==> flow/design.v <==
`timescale 1ns / 1ps
module fifo(
  input  wire        clk,
  input  wire        resetn,
  input  wire [12:0] in,
  input  wire        in_valid,
  output wire [12:0] out,
  input  wire        out_ready,
  output wire        out_valid,
  output wire        out_last
);
	reg  [12:0] fifo [15:0];
    reg   [3:0] rd_ptr;
    reg   [3:0] wt_ptr;
    wire  [3:0] rd_ptr_incr = rd_ptr + 1;
    always @(posedge clk)
        if (resetn) begin
            rd_ptr <= 4'd0;
            wt_ptr <= 4'd0;
        end else begin
            if (in_valid) begin
                fifo[wt_ptr] <= in;
                wt_ptr <= wt_ptr + 1;
            end
            if (out_ready && out_valid) begin
                rd_ptr <= rd_ptr_incr;
            end
        end
    assign out = fifo[rd_ptr];
    assign out_valid = rd_ptr != wt_ptr;
    assign out_last = rd_ptr_incr == wt_ptr;
endmodule
=== Reports on fifo ===
The steps from the RTL of fifo to its reports follow in flow order.
Lines are those of the file above, counted from 1.
Cell names lack the library's common part.
Not given: -

* Top: fifo
* Clock input: clk
* Standard-cell library: sky130hd
* Corner: tt_025C_1v80

=== Elaborated design ===
Counts by Yosys on the flattened word-level netlist (proc, flatten, opt, wreduce; memories kept). Print and check cells are left out. Cells with the same type and inputs are merged into one.
Memory sizes are those after Yosys's memory passes, which may raise the word count (mostly to a power of two), join words into wider ones and drop unused or constant bits.

* Memories kept: 1
* Input port bits: 17
* Output and inout port bits: 15
* Bits in latches: 0
* Bits in read-only memories: 0
* Memory bits (writable): 208
* Register bits: 8
* Word width x clocked read ports: 13
* Cells after elaboration: 16

{| class="wikitable"
|+ Memories
! memory !! words !! bits a word !! rd ports !! write ports !! line !! RTL
|-
| fifo || 16 || 13 || 1 || 1 || 12 || <nowiki>reg [12:0] fifo [15:0];</nowiki>
|}

* Bitwise operators: 0
* Add/subtract/negate cells: 2
* Multiply operators: 0
* Multiplexer cells: 8
* Div/mod/pow operators: 0
* Equality and inequality tests: 2
* Reductions and logical operators: 1
* Order comparisons: 0
* Shifts and indexed selects: 0

{| class="wikitable"
|+ Operator list
! cell !! number
|-
| 2-to-1 mux 13 bit || 2
|-
| 2-to-1 mux 4 bit || 4
|-
| adder 4 x 1 -> 4 bit (second input constant) || 2
|-
| equality test 4 bit || 1
|-
| != test 4 bit || 1
|-
| 2-to-1 mux 1 bit || 2
|-
| logical AND 1 bit || 1
|}

=== Logic depth ===
Longest topological path by Yosys (ltp), each cell counted once; first at word level (registers and memories cut), then after technology mapping (sequential cells cut; the memories' decode and read muxes count).

* Word-level depth: 4
* ABC_AREA: 0
* Gate-level depth with buffers: 5
* Mapped depth without buffers: 4

=== Mapped cells and area ===
Source: synth_stat.txt of the flow (Yosys; design flattened, memories mapped). It holds for the ABC_AREA given above (unset counts as 0); a run with the other value may have another netlist.

* Sequential area: 0.0064862 sq mm
* Standard cells after synthesis: 396
* Buffers: 18
* Mapped area: 0.0085044 sq mm
* Mapped flip-flops: 220

{| class="wikitable"
|+ Cell types
! cell type !! number !! total area (sq um)
|-
| edfxtp_1 || 208 || 6245.99
|-
| mux4_2 || 48 || 1.08E+03
|-
| dfxtp_1 || 12 || 240.23
|-
| a22oi_1 || 26 || 195.187
|-
| and2_1 || 17 || 106.352
|-
| mux4_1 || 4 || 105.101
|-
| ha_1 || 5 || 62.56
|-
| nand2_1 || 16 || 60.058
|-
| xor2_1 || 6 || 52.55
|-
| buf_6 || 4 || 45.043
|-
| clkbuf_1 || 10 || 37.536
|-
| xnor2_1 || 4 || 35.034
|-
| nor2_1 || 9 || 33.782
|-
| o41ai_4 || 1 || 27.526
|-
| buf_4 || 3 || 22.522
|-
| mux2i_1 || 2 || 20.019
|-
| nor2b_1 || 3 || 18.768
|-
| xor2_2 || 1 || 16.266
|}

Not listed: further types 12, cells in them 17.

=== Timing after synthesis ===
Path of least setup slack by OpenSTA after synthesis, without wires, with an ideal clock, recovery checks aside; 20% of the period is set as input and as output delay. Where synthesis merged equal registers, the netlist keeps one of their names.

* Path type: reg2out
* Start: reg (no name shown)
* End: out out[7]
* Delay of the path: 1.430 ns
* Buffers on the path: 2
* Period: 2.29 ns
* Arrival: 1.430 ns
* Path slack: 0.402 ns
* Time at the first pin: 0.000 ns
* Stages on the path: 6
* Synthesis period reached: 1.888 ns

"delay of the path" is the arrival time less input delay plus setup time.
At an output port there is no setup time.
"stages on the path" counts driving pins, that of a launching flip-flop among them; a cell with two outputs on the path counts twice.
"synthesis period reached" is the clock period less the worst setup slack; recovery checks do not enter. This is arithmetic on one report: input and output delays are still those of the set period (20% each).

* Cells stage by stage: dfxtp_1 -> buf_6 -> buf_6 -> mux4_1 -> a22oi_1 -> nand2_1

{| class="wikitable"
|+ Ends and longest elaborated chain, post-synthesis
! element !! line !! RTL
|-
| to (decl) || 7 || <nowiki>output wire [12:0] out,</nowiki>
|}

Chain of elaborated cells between the ends: none given.

=== Timing after layout ===
From the final timing report of run 1: the path of least setup slack in the routed layout; clock arrival at registers is part of the times.

* Path type: reg2out
* Start: reg (no name shown)
* End: out out[5]
* Time at the first pin: 0.49 ns
* Arrival: 2.10 ns
* Path slack: -0.33 ns
* Period: 2.21 ns
* Buffers on the path: 3
* Stages on the path: 7

* Cells stage by stage: dfxtp_4 -> buf_6 -> buf_12 -> mux4_2 -> a22oi_2 -> nand2_1 -> buf_2

{| class="wikitable"
|+ Ends and longest elaborated chain, after layout
! element !! line !! RTL
|-
| to (decl) || 7 || <nowiki>output wire [12:0] out,</nowiki>
|}

Chain of elaborated cells between the ends: none given.

==> results <==
Record of 2 stored runs of the RTL-to-layout flow on fifo, platform sky130hd. The runs are unordered. Constraints: input delay and output delay 20% of the set period each, output load 0.01 pF.
"achieved period" is the run's clock period less its worst setup slack. It is reckoned from that one timing run; input and output delays stay at 20% of the period that was set.
By "critical setup path time" is meant the share of the clock period that the worst setup path is allowed (20% is reserved at inputs, 20% at outputs), minus its slack. Clock arrival times at its registers enter into it.
"total power of the final layout" is the tool's figure for a default switching activity; nothing was simulated.

=== Run 1 ===
{| class="wikitable"
! Setting !! Value
|-
| period_ns || 2.21
|-
| CAP_MARGIN || 20
|-
| CORE_MARGIN || 2
|-
| CORE_UTILIZATION || 40
|-
| SLEW_MARGIN || 20
|-
! Result !! Value
|-
| Critical setup path time || 2.10 ns
|-
| Worst path kind || reg2out
|-
| Area of the synthesized netlist || 0.0085044 sq mm
|-
| Worst hold slack || 0.525 ns
|-
| Standard-cell area after layout || 0.0108429 sq mm
|-
| Final setup TNS || -3.970 ns
|-
| Worst setup slack after layout || -0.332 ns
|-
| Area inside the die boundary || 0.022443 sq mm
|-
| Total power of the final layout || 10131 uW
|-
| Achieved period || 2.542 ns
|-
| Utilization after routing || 51.7%
|}

=== Run 2 ===
{| class="wikitable"
! Setting !! Value
|-
| period_ns || 1.69
|-
| CORE_UTILIZATION || 37
|-
| PLACE_DENSITY_LB_ADDON || 0.11
|-
| HOLD_SLACK_MARGIN || 0.27
|-
| CORE_ASPECT_RATIO || 1.12
|-
| TNS_END_PERCENT || 90
|-
| CTS_CLUSTER_DIAMETER || 137
|-
| MIN_ROUTING_LAYER || met2
|-
| MAX_ROUTING_LAYER || met4
|-
| CAP_MARGIN || 20
|-
| CORE_MARGIN || 2
|-
| SLEW_MARGIN || 20
|-
! Result !! Value
|-
| Critical setup path time || 2.19 ns
|-
| Worst path kind || reg2out
|-
| Area of the synthesized netlist || 0.0085044 sq mm
|-
| Worst hold slack || 0.568 ns
|-
| Standard-cell area after layout || 0.0110681 sq mm
|-
| Final setup TNS || -11.136 ns
|-
| Worst setup slack after layout || -0.841 ns
|-
| Area inside the die boundary || 0.0242153 sq mm
|-
| Total power of the final layout || 13729 uW
|-
| Achieved period || 2.531 ns
|-
| Utilization after routing || 49.2%
|}
