==> flow/design.v <==
`timescale 1ns / 1ps
module ntt_control(
        input  wire        clk,
        input  wire        step,
        input  wire        start,
        input  wire        poly_large_n,  
        output reg         forward,  
        output reg         forward_first_layer,
        output wire        first_layer_first_half,
        output wire        first_layer_first_part,
        input  wire  [8:0] first_layer_stop_at,  
        output wire        last_layer,
        output wire        point_mul,
        output wire [10:0] index_a,
        output wire [10:0] index_b,
        output wire [10:0] index_w,
        output wire        done
    );
    reg  [10:0] counterT;
    reg  [10:0] counterJ;
    reg  [10:0] counterW;
    reg         first_part;
    wire        first_layer_skip_reached = forward_first_layer && counterW[2] && !first_part;
    wire [10:0] counterJIncr = first_layer_skip_reached ? 11'd0 : counterJ + 1;
    wire [10:0] counterJNext = (counterJIncr + (counterJIncr & counterT)) & (poly_large_n ? 11'd2047 : 11'd1023);
    assign      point_mul = counterT == 11'd0;
    always @(posedge clk) begin
        if (start) begin
            forward <= 1'b1;
            counterJ <= 11'b0;
            counterT <= poly_large_n ? 11'd512 : 11'd256;  
            counterW <= 11'd3;  
            forward_first_layer <= 1'b1;
            first_part <= 1'b1;
        end else if (step) begin
            if (done && forward) begin
                counterT <= 11'b1;
                forward <= 1'b0;
            end else if (!done)
                counterT <= counterJNext ? counterT : ((forward ? counterT >> 1 : counterT << 1) & (poly_large_n ? 11'd2047 : 11'd1023));
            forward_first_layer <= forward_first_layer && counterJNext;
            counterJ <= counterJNext;
            counterW <= counterW + (counterJIncr & counterT ? 11'd1 : 11'd0);
            first_part <= (counterJNext & ~(forward_first_layer ? (poly_large_n ? 11'd1024 : 11'd512) : 11'd0)) < first_layer_stop_at;
        end 
    end
    assign done = point_mul && (!forward || !counterJNext);
    assign last_layer = (counterT == (forward ? 11'd1 : (poly_large_n ? 11'd1024 : 11'd512))) && !done;
    wire [10:0] counterJ_corrected = counterJ & ~(forward_first_layer ? (poly_large_n ? 11'd1024 : 11'd512) : 11'd0);
    assign first_layer_first_half = forward_first_layer && !(poly_large_n ? counterJ[10] : counterJ[9]);
    assign first_layer_first_part = first_layer_first_half && first_part;
    assign index_a = counterJ_corrected;
    assign index_b = counterJ_corrected + counterT;
    assign index_w = counterW;
endmodule
# Step by step through the tools: ntt_control
# The steps from the RTL of ntt_control to its reports follow in flow order.
# Line numbers count from 1 in the design file above.
# A cell with n/a has no value.
# setup
top_module	ntt_control
clock_port	clk
library	sky130hd
lib_corner	tt_025C_1v80

# After elaboration
# Source: Yosys, flattened and elaborated, memories not mapped. Widths are those after wreduce. Registers that Yosys merges into a memory's read port (data or address) are not register bits. Print and check cells do not count. Equal cells are merged and count once.
# op_classes
n_addsub	4
compare	1
n_eq	3
muxes	14
logic	6
n_reduce_logical	20
# op_table
operator	n
11-bit 2-to-1 mux	11
11-bit bitwise AND	5
11-bit adder	2
11-bit logical NOT	2
11-bit nonzero test	2
1-bit by 11-bit logical AND with 1-bit output	1
11-bit by 1-bit adder with 11-bit output	1
11-bit by 1-bit adder with 11-bit output (second input constant)	1
11-bit equality test	1
11-bit by 9-bit < comparator with 1-bit output	1
11-bit inverter	1
10-bit 2-to-1 mux	1
1-bit logical AND	7
3-bit inequality test (second input constant)	2
1-bit logical NOT	4
3-bit AND reduction	1
2-bit AND reduction	1
2-bit nonzero test	1
1-bit 2-to-1 mux	2
1-bit logical OR	1
# word_totals
reg_bits	36
in_bits	13
output_inout_bits	40
word_cells	54

# Logic depth
# Yosys ltp: most cells in a row. Word level: on the elaborated netlist, between registers, memories and ports. Mapped: between sequential cells and ports; inverters and the memories' decode and read muxes count.
# depth
ltp_word	13
abc_area	0
depth_mapped	16
ltp_nobuf	14

# Netlist
# Source: synth_stat.txt of the flow (Yosys; design flattened, memories mapped). It holds for the ABC_AREA given above (unset counts as 0); a run with the other value may have another netlist.
# Totals and module areas in this step are rounded.
# mapped
stdcells	417
mapped_area_um2	3300
seq_area_um2	830
ffs	36
buf_cells	37
# by_type
type	n	area_total_um2
sky130_fd_sc_hd__dfxtp_1	25	500.48
sky130_fd_sc_hd__edfxtp_1	11	330.317
sky130_fd_sc_hd__ha_1	22	275.264
sky130_fd_sc_hd__nor2_1	58	217.709
sky130_fd_sc_hd__mux2i_1	18	180.173
sky130_fd_sc_hd__xnor2_1	14	122.618
sky130_fd_sc_hd__inv_1	30	112.608
sky130_fd_sc_hd__a21oi_1	17	85.082
sky130_fd_sc_hd__nand2_1	22	82.579
sky130_fd_sc_hd__xor2_1	8	70.067
sky130_fd_sc_hd__buf_4	9	67.565
sky130_fd_sc_hd__nand3_1	13	65.062
sky130_fd_sc_hd__o21ai_0	13	65.062
sky130_fd_sc_hd__clkbuf_1	17	63.811
sky130_fd_sc_hd__a211oi_1	8	60.058
sky130_fd_sc_hd__nor3_1	11	55.053
sky130_fd_sc_hd__nand4_1	7	43.792
sky130_fd_sc_hd__a21boi_0	5	37.536
# Not listed: further types 58, cells in them 109.

# Timing after synthesis
# OpenSTA on the mapped netlist: ideal clock, no wires. The path of least setup slack (recovery checks aside). Input and output delay are each 20% of the period. Register names are those of the netlist, which keeps one name where synthesis merged equal registers.
# synth_timing
path_kind	flip-flop to output port
start	register forward_first_layer
end	output port done
clock_period_ns	4.3
out_delay_ns	0.860
launch_ns	0.000
t_arrival_ns	2.779
required_ns	3.440
path_slack_ns	0.661
path_delay_ns	2.779
driving_pins	14
n_path_buf	2
period_less_setup_slack_ns	3.639
# "path_delay_ns" is the arrival time less input delay plus setup time.
# At an output port there is no setup time.
# "driving_pins" counts driving pins, that of a launching flip-flop among them; a cell with two outputs on the path counts twice.
# "period_less_setup_slack_ns" = period - worst setup slack (recovery checks aside). The figure is calculated, with input and output delays left at 20% of the set period.
# The rows between start and end are the longest chain of elaborated cells between them; the timing report does not say that the signal goes this way. Where chains are equally long, one stands for them.
# Each line given opens the expression or statement behind the cell; cells for indexed reads and writes are added by Yosys, which also makes memories of some case tables.
# synth_between
cell_sequence	sky130_fd_sc_hd__dfxtp_1 -> sky130_fd_sc_hd__and3b_1 -> sky130_fd_sc_hd__buf_6 -> sky130_fd_sc_hd__buf_2 -> sky130_fd_sc_hd__nor2_1 -> sky130_fd_sc_hd__ha_1 -> sky130_fd_sc_hd__a211oi_1 -> sky130_fd_sc_hd__o21bai_1 -> sky130_fd_sc_hd__a311o_1 -> sky130_fd_sc_hd__nand2_2 -> sky130_fd_sc_hd__o21ai_1 -> sky130_fd_sc_hd__a311oi_4 -> sky130_fd_sc_hd__nand4_1 -> sky130_fd_sc_hd__a21oi_1
elab_chain_cells	9
cells_between	9
cone_classes	add/sub (1); mux (1); logic (2); reduce/logical (5)
# synth_rtl
element	line	source
start: declaration	8	output reg         forward_first_layer,
start: assignment	33	forward_first_layer <= 1'b1;
start: assignment	41	forward_first_layer <= forward_first_layer && counterJNext;
1-bit logical AND x2	23	wire        first_layer_skip_reached = forward_first_layer && counterW[2] && !first_part;
11-bit 2-to-1 mux	24	wire [10:0] counterJIncr = first_layer_skip_reached ? 11'd0 : counterJ + 1;
11-bit bitwise AND	25	wire [10:0] counterJNext = (counterJIncr + (counterJIncr & counterT)) & (poly_large_n ? 11'd2047 : 11'd1023);
11-bit adder	25
11-bit bitwise AND	25
11-bit logical NOT	47	assign done = point_mul && (!forward || !counterJNext);
1-bit logical OR	47
1-bit logical AND	47
end: declaration	17	output wire        done

# Path in the finished layout
# Path of least setup slack in the final report of run 1 (OpenROAD, finished layout, wires in). Where an end is a register, its clock arrival counts in the times.
# layout_timing
path_kind	flip-flop to output port
start	register first_part
end	output port done
clock_period_ns	4.18
out_delay_ns	0.84
launch_ns	0.28
t_arrival_ns	3.35
required_ns	3.34
path_slack_ns	0.00
driving_pins	13
n_path_buf	1
# The rows between start and end are the longest chain of elaborated cells between them; the timing report does not say that the signal goes this way. Where chains are equally long, one stands for them.
# layout_between
cell_sequence	sky130_fd_sc_hd__dfxtp_1 -> sky130_fd_sc_hd__nand3b_1 -> sky130_fd_sc_hd__and3_4 -> sky130_fd_sc_hd__ha_1 -> sky130_fd_sc_hd__a211oi_1 -> sky130_fd_sc_hd__o21bai_1 -> sky130_fd_sc_hd__a311o_1 -> sky130_fd_sc_hd__a2111o_1 -> sky130_fd_sc_hd__o2111ai_2 -> sky130_fd_sc_hd__nor2_1 -> sky130_fd_sc_hd__nand4_1 -> sky130_fd_sc_hd__a21oi_1 -> sky130_fd_sc_hd__dlygate4sd2_1
elab_chain_cells	9
cells_between	9
cone_classes	add/sub (1); mux (1); logic (2); reduce/logical (5)
# layout_rtl
element	line	source
start: declaration	22	reg         first_part;
start: assignment	34	first_part <= 1'b1;
start: assignment	44	first_part <= (counterJNext & ~(forward_first_layer ? (poly_large_n ? 11'd1024 : 11'd512) : 11'd0)) < first_la ...
1-bit logical NOT	23	wire        first_layer_skip_reached = forward_first_layer && counterW[2] && !first_part;
1-bit logical AND	23
11-bit 2-to-1 mux	24	wire [10:0] counterJIncr = first_layer_skip_reached ? 11'd0 : counterJ + 1;
11-bit bitwise AND	25	wire [10:0] counterJNext = (counterJIncr + (counterJIncr & counterT)) & (poly_large_n ? 11'd2047 : 11'd1023);
11-bit adder	25
11-bit bitwise AND	25
11-bit logical NOT	47	assign done = point_mul && (!forward || !counterJNext);
1-bit logical OR	47
1-bit logical AND	47
end: declaration	17	output wire        done
# Nets of the timed path that keep an RTL name, with a line that drives or declares them; the list need not be complete.
# layout_named_nets
signal	line
counterJNext[8]	25

# 2 stored runs of ntt_control in the flow (synthesis by Yosys, layout by OpenROAD, sky130hd cells), in arbitrary order. Constraints: input delay and output delay 20% of the set period each, output load 0.01 pF.
# "achieved_clock_period_ns" is the run's clock period less its worst setup slack. It is reckoned from that one timing run; input and output delays stay at 20% of the period that was set.
# By "worst_path_allowed_less_slack_ns" is meant the share of the clock period that the worst setup path is allowed (20% is reserved at inputs, 20% at outputs), minus its slack. Clock arrival times at its registers enter into it.
# By "final_power_w" is meant OpenSTA's value without simulated activity: inputs other than the clock are taken to toggle once in ten clock periods, and the tool carries that through the logic.
# Values from the reports are rounded here.
# Settings: - = not set for that run.
item,run 1,run 2
period_ns,4.18,4.35
CORE_UTILIZATION,43,40
PLACE_DENSITY_LB_ADDON,0.18,-
CORE_ASPECT_RATIO,1.8,-
CORE_MARGIN,9,2
TNS_END_PERCENT,90,-
CTS_CLUSTER_SIZE,40,-
CAP_MARGIN,15,20
MIN_ROUTING_LAYER,met2,-
MAX_ROUTING_LAYER,met4,-
SLEW_MARGIN,20,20
SETUP_SLACK_MARGIN,-,0.0
ys_area_um2,3300,3300
achieved_clock_period_ns,4.184,4.092
setup_tns_ns,-0.004,0.000
utilization_frac,0.57,0.51
die_um2,11000,9100
fin_ws_ns,-0.004,0.26
final_power_w,0.0013,0.0011
worst_path_allowed_less_slack_ns,3.35,3.22
worst_path_kind,flip-flop to output port,flip-flop to output port
timing.hold.ws_ns,0.50,0.51
finish.stdcell_area_um2,4300,4100
