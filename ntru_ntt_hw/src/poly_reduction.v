==> flow/design.v <==
`timescale 1ns / 1ps
module poly_reduction(
        input  wire        clk,
        input  wire [23:0] in_1,
        input  wire [23:0] in_2,
        input  wire  [1:0] poly_q,
        output wire [12:0] out
    );
    reg [23:0] in_1_reg, in_2_reg;
    always @(posedge clk) begin
        in_1_reg <= in_1;
        in_2_reg <= in_2;
    end
    wire [12:0] in_1_lifted = in_1_reg - (in_1_reg > 24'd6293504 ? 24'd12587009 : 24'd0);
    wire [12:0] in_2_lifted = in_2_reg - (in_2_reg > 24'd6293504 ? 24'd12587009 : 24'd0);
    wire [12:0] reduced = in_1_lifted + in_2_lifted;
    assign out = { reduced[12:11] & poly_q, reduced[10:0] };
endmodule
== Tool chain data of poly_reduction ==
Tool output for the design above, in the order of the flow.
Line numbers count from 1 in the design file above.
Operators: Yosys type, input widths -> output width; for muxes data width and select width s.
Cell names lack the library's common part.
A cell with -- has no value.

* Design top: poly_reduction
* Clock: clk
* Library: sky130hd
* Corner: tt_025C_1v80

== Word-level counts ==
Counts by Yosys on the flattened word-level netlist (proc, flatten, opt, wreduce; memories kept). Register bits leave out memories and registers merged into their read ports (data or address); mux counts leave out enables and synchronous resets folded into registers. Print and check cells are left out. Cells with the same type and inputs are merged into one.

* Register bits: 48
* Output and inout bits: 13
* Input bits: 51

* Bitwise gates (word level): 1
* Mux-type cells: 2
* $add $sub $neg: 3
* Magnitude comparators: 2

{| class="wikitable"
|+ Operators with widths
! cell !! number
|-
| $gt 24x23->1 const B || 2
|-
| $sub 13x13->13 || 2
|-
| $mux 13 || 2
|-
| $add 13x13->13 || 1
|-
| $and 2x2->2 || 1
|}

== Longest topological paths ==
Yosys ltp: most cells in a row. Word level: on the elaborated netlist, between registers, memories and ports. Mapped: between sequential cells and ports; inverters and the memories' decode and read muxes count.

* Depth after elaboration: 5
* ABC_AREA: 0
* Mapped depth: 17

== Mapped cells and area ==
Yosys stat after the flow's synthesis: flattened, memories mapped to cells. It holds for the ABC_AREA given above (unset counts as 0); a run with the other value may have another netlist.
Totals and module areas in this step are rounded.

* Buffer cells: 0
* Standard cells after synthesis: 199
* Cell area after synthesis: 2050 µm²
* Flip-flop cells: 48
* Sequential area: 961 µm²

{| class="wikitable"
|+ Cell types
! cell !! number !! total area (µm²)
|-
| dfxtp_1 || 48 || 960.922
|-
| ha_1 || 24 || 300.288
|-
| inv_1 || 51 || 191.434
|-
| xnor2_1 || 10 || 87.584
|-
| fa_1 || 3 || 60.058
|-
| o41ai_2 || 2 || 32.531
|-
| nand2_1 || 7 || 26.275
|-
| nor4_1 || 4 || 25.024
|-
| a21o_1 || 3 || 22.522
|-
| o31ai_4 || 1 || 21.27
|-
| nor3_1 || 4 || 20.019
|-
| nor2_1 || 5 || 18.768
|-
| nor2b_1 || 3 || 18.768
|-
| a21oi_2 || 2 || 17.517
|-
| xor2_1 || 2 || 17.517
|-
| a21oi_1 || 3 || 15.014
|-
| mux2_4 || 1 || 15.014
|-
| nand3_1 || 3 || 15.014
|}

Other cell types: 19; their cells: 23.

== Timing after synthesis ==
Source: OpenSTA report_checks on the synthesized netlist (no wires, ideal clock, input and output delay 20% of the period each), path of least setup slack; recovery checks are left aside. Register names are those of the netlist, which keeps one name where synthesis merged equal registers.

* Kind: reg-to-output
* Start: register in_2_reg[15]
* End: output out[12]
* Arrival: 3.660 ns
* Driving pins on the path: 16
* Delay of the path: 3.660 ns
* Slack: 0.196 ns
* Period: 4.82 ns
* Buffers on the path: 0
* Synthesis period reached: 4.624 ns

"delay of the path" is the arrival time less input delay plus setup time.
A path that ends at an output port has no setup time.
"driving pins on the path": output pins that drive a net of the path, with the launching flip-flop's if there is one; two outputs of one cell count as two.
"synthesis period reached" = period - worst setup slack (recovery checks aside). The figure is calculated, with input and output delays left at 20% of the set period.
The rows between start and end are the longest chain of elaborated cells between them; the timing report does not say that the signal goes this way. Where chains are equally long, one stands for them.
Each line given opens the expression or statement behind the cell; cells for indexed reads and writes are added by Yosys, which also makes memories of some case tables.

* Cell sequence: dfxtp_1 -> or4_1 -> nor3_2 -> a31oi_1 -> or2_1 -> fa_1 -> fa_1 -> inv_1 -> ha_1 -> inv_1 -> fa_1 -> nor2b_1 -> o21ba_2 -> o31ai_4 -> o21ai_2 -> mux2_4
* Length of the longest elaborated chain: 5
* Elaborated cells between the ends (all ways): 5
* Those cells by class: add/sub: 2; compare: 1; mux: 1; logic: 1

{| class="wikitable"
|+ Ends and longest elaborated chain, after synthesis
! what !! RTL line !! text
|-
| from (decl) || 9 || <nowiki>reg [23:0] in_1_reg, in_2_reg;</nowiki>
|-
| from (assign) || 12 || <nowiki>in_2_reg <= in_2;</nowiki>
|-
| $gt 24x23->1 || 15 || <nowiki>wire [12:0] in_2_lifted = in_2_reg - (in_2_reg > 24'd6293504 ? 24'd12587009 : 24'd0);</nowiki>
|-
| $mux 13 || 15 ||
|-
| $sub 13x13->13 || 15 ||
|-
| $add 13x13->13 || 16 || <nowiki>wire [12:0] reduced = in_1_lifted + in_2_lifted;</nowiki>
|-
| $and 2x2->2 || 17 || <nowiki>assign out = { reduced[12:11] & poly_q, reduced[10:0] };</nowiki>
|-
| to (decl) || 7 || <nowiki>output wire [12:0] out</nowiki>
|}

== Timing after layout ==
Path of least setup slack in the final report of run A (OpenROAD, finished layout, wires in). Where an end is a register, its clock arrival counts in the times.

* Kind: reg-to-output
* Start: register in_1_reg[6]
* End: output out[12]
* Buffers on the path: 1
* Arrival: 4.74 ns
* Period: 6.36 ns
* Driving pins on the path: 19
* Slack: 0.35 ns

The rows between start and end are the longest chain of elaborated cells between them; the timing report does not say that the signal goes this way. Where chains are equally long, one stands for them.

* Cell sequence: dfxtp_1 -> nor4_1 -> nand2_1 -> o41ai_2 -> a31oi_1 -> nor2_1 -> inv_1 -> fa_1 -> fa_1 -> inv_1 -> ha_1 -> inv_1 -> fa_1 -> nor2b_2 -> o21ba_2 -> o31ai_4 -> o21ai_2 -> mux2_4 -> clkdlybuf4s50_1
* Length of the longest elaborated chain: 5
* Elaborated cells between the ends (all ways): 5
* Those cells by class: add/sub: 2; compare: 1; mux: 1; logic: 1

{| class="wikitable"
|+ Ends and longest elaborated chain, post-layout
! what !! RTL line !! text
|-
| from (decl) || 9 || <nowiki>reg [23:0] in_1_reg, in_2_reg;</nowiki>
|-
| from (assign) || 11 || <nowiki>in_1_reg <= in_1;</nowiki>
|-
| $gt 24x23->1 || 14 || <nowiki>wire [12:0] in_1_lifted = in_1_reg - (in_1_reg > 24'd6293504 ? 24'd12587009 : 24'd0);</nowiki>
|-
| $mux 13 || 14 ||
|-
| $sub 13x13->13 || 14 ||
|-
| $add 13x13->13 || 16 || <nowiki>wire [12:0] reduced = in_1_lifted + in_2_lifted;</nowiki>
|-
| $and 2x2->2 || 17 || <nowiki>assign out = { reduced[12:11] & poly_q, reduced[10:0] };</nowiki>
|-
| to (decl) || 7 || <nowiki>output wire [12:0] out</nowiki>
|}

--- measured runs ---
Stored flow runs of poly_reduction (2 of them; Yosys, OpenROAD, sky130hd). They differ in their settings and are not a sequence. Constraints: input delay and output delay 20% of the set period each, output load 0.01 pF.
By "clock period achieved" is meant the clock period of the run minus its worst setup slack. This is arithmetic on one report: input and output delays are still those of the set period (20% each).
"time on the worst setup path" = time allowed to the worst setup path (clock period - input delay - output delay, where it has them) - its slack; a late launch clock adds to it, a late capture clock takes from it.
"total power of the final layout": no workload was simulated; the value follows from the tool's default switching activity.
The measured numbers are rounded.

=== Run A ===
{| class="wikitable"
! Setting !! Value
|-
| period_ns || 6.36
|-
| CORE_UTILIZATION || 32
|-
| PLACE_DENSITY_LB_ADDON || 0.16
|-
| CTS_CLUSTER_SIZE || 67
|-
| MIN_ROUTING_LAYER || met2
|-
| MAX_ROUTING_LAYER || met5
|-
| CAP_MARGIN || 20
|-
| CORE_MARGIN || 2
|-
| SLEW_MARGIN || 20
|-
! Result !! Value
|-
| Cell area after synthesis || 2050 µm²
|-
| Utilization || 46.3 %
|-
| Overall die area || 7060 µm²
|-
| Standard-cell area of the final layout || 2910 µm²
|-
| Setup slack of the worst path || 0.348 ns
|-
| Total negative slack on setup checks || 0.000 ns
|-
| Worst hold slack in the final report || 1.41 ns
|-
| Total power of the final layout || 780 uW
|-
| Time on the worst setup path || 4.74 ns
|-
| Type of the worst setup path || reg-to-output
|-
| Clock period achieved || 6.012 ns
|}

=== Run B ===
{| class="wikitable"
! Setting !! Value
|-
| period_ns || 2.92
|-
| CAP_MARGIN || 20
|-
| CORE_MARGIN || 2
|-
| CORE_UTILIZATION || 40
|-
| SLEW_MARGIN || 20
|-
! Result !! Value
|-
| Cell area after synthesis || 2050 µm²
|-
| Utilization || 65.5 %
|-
| Overall die area || 5710 µm²
|-
| Standard-cell area of the final layout || 3280 µm²
|-
| Setup slack of the worst path || -1.81 ns
|-
| Total negative slack on setup checks || -18.3 ns
|-
| Worst hold slack in the final report || 0.728 ns
|-
| Total power of the final layout || 1710 uW
|-
| Time on the worst setup path || 4.14 ns
|-
| Type of the worst setup path || reg-to-output
|-
| Clock period achieved || 4.729 ns
|}
--- end ---
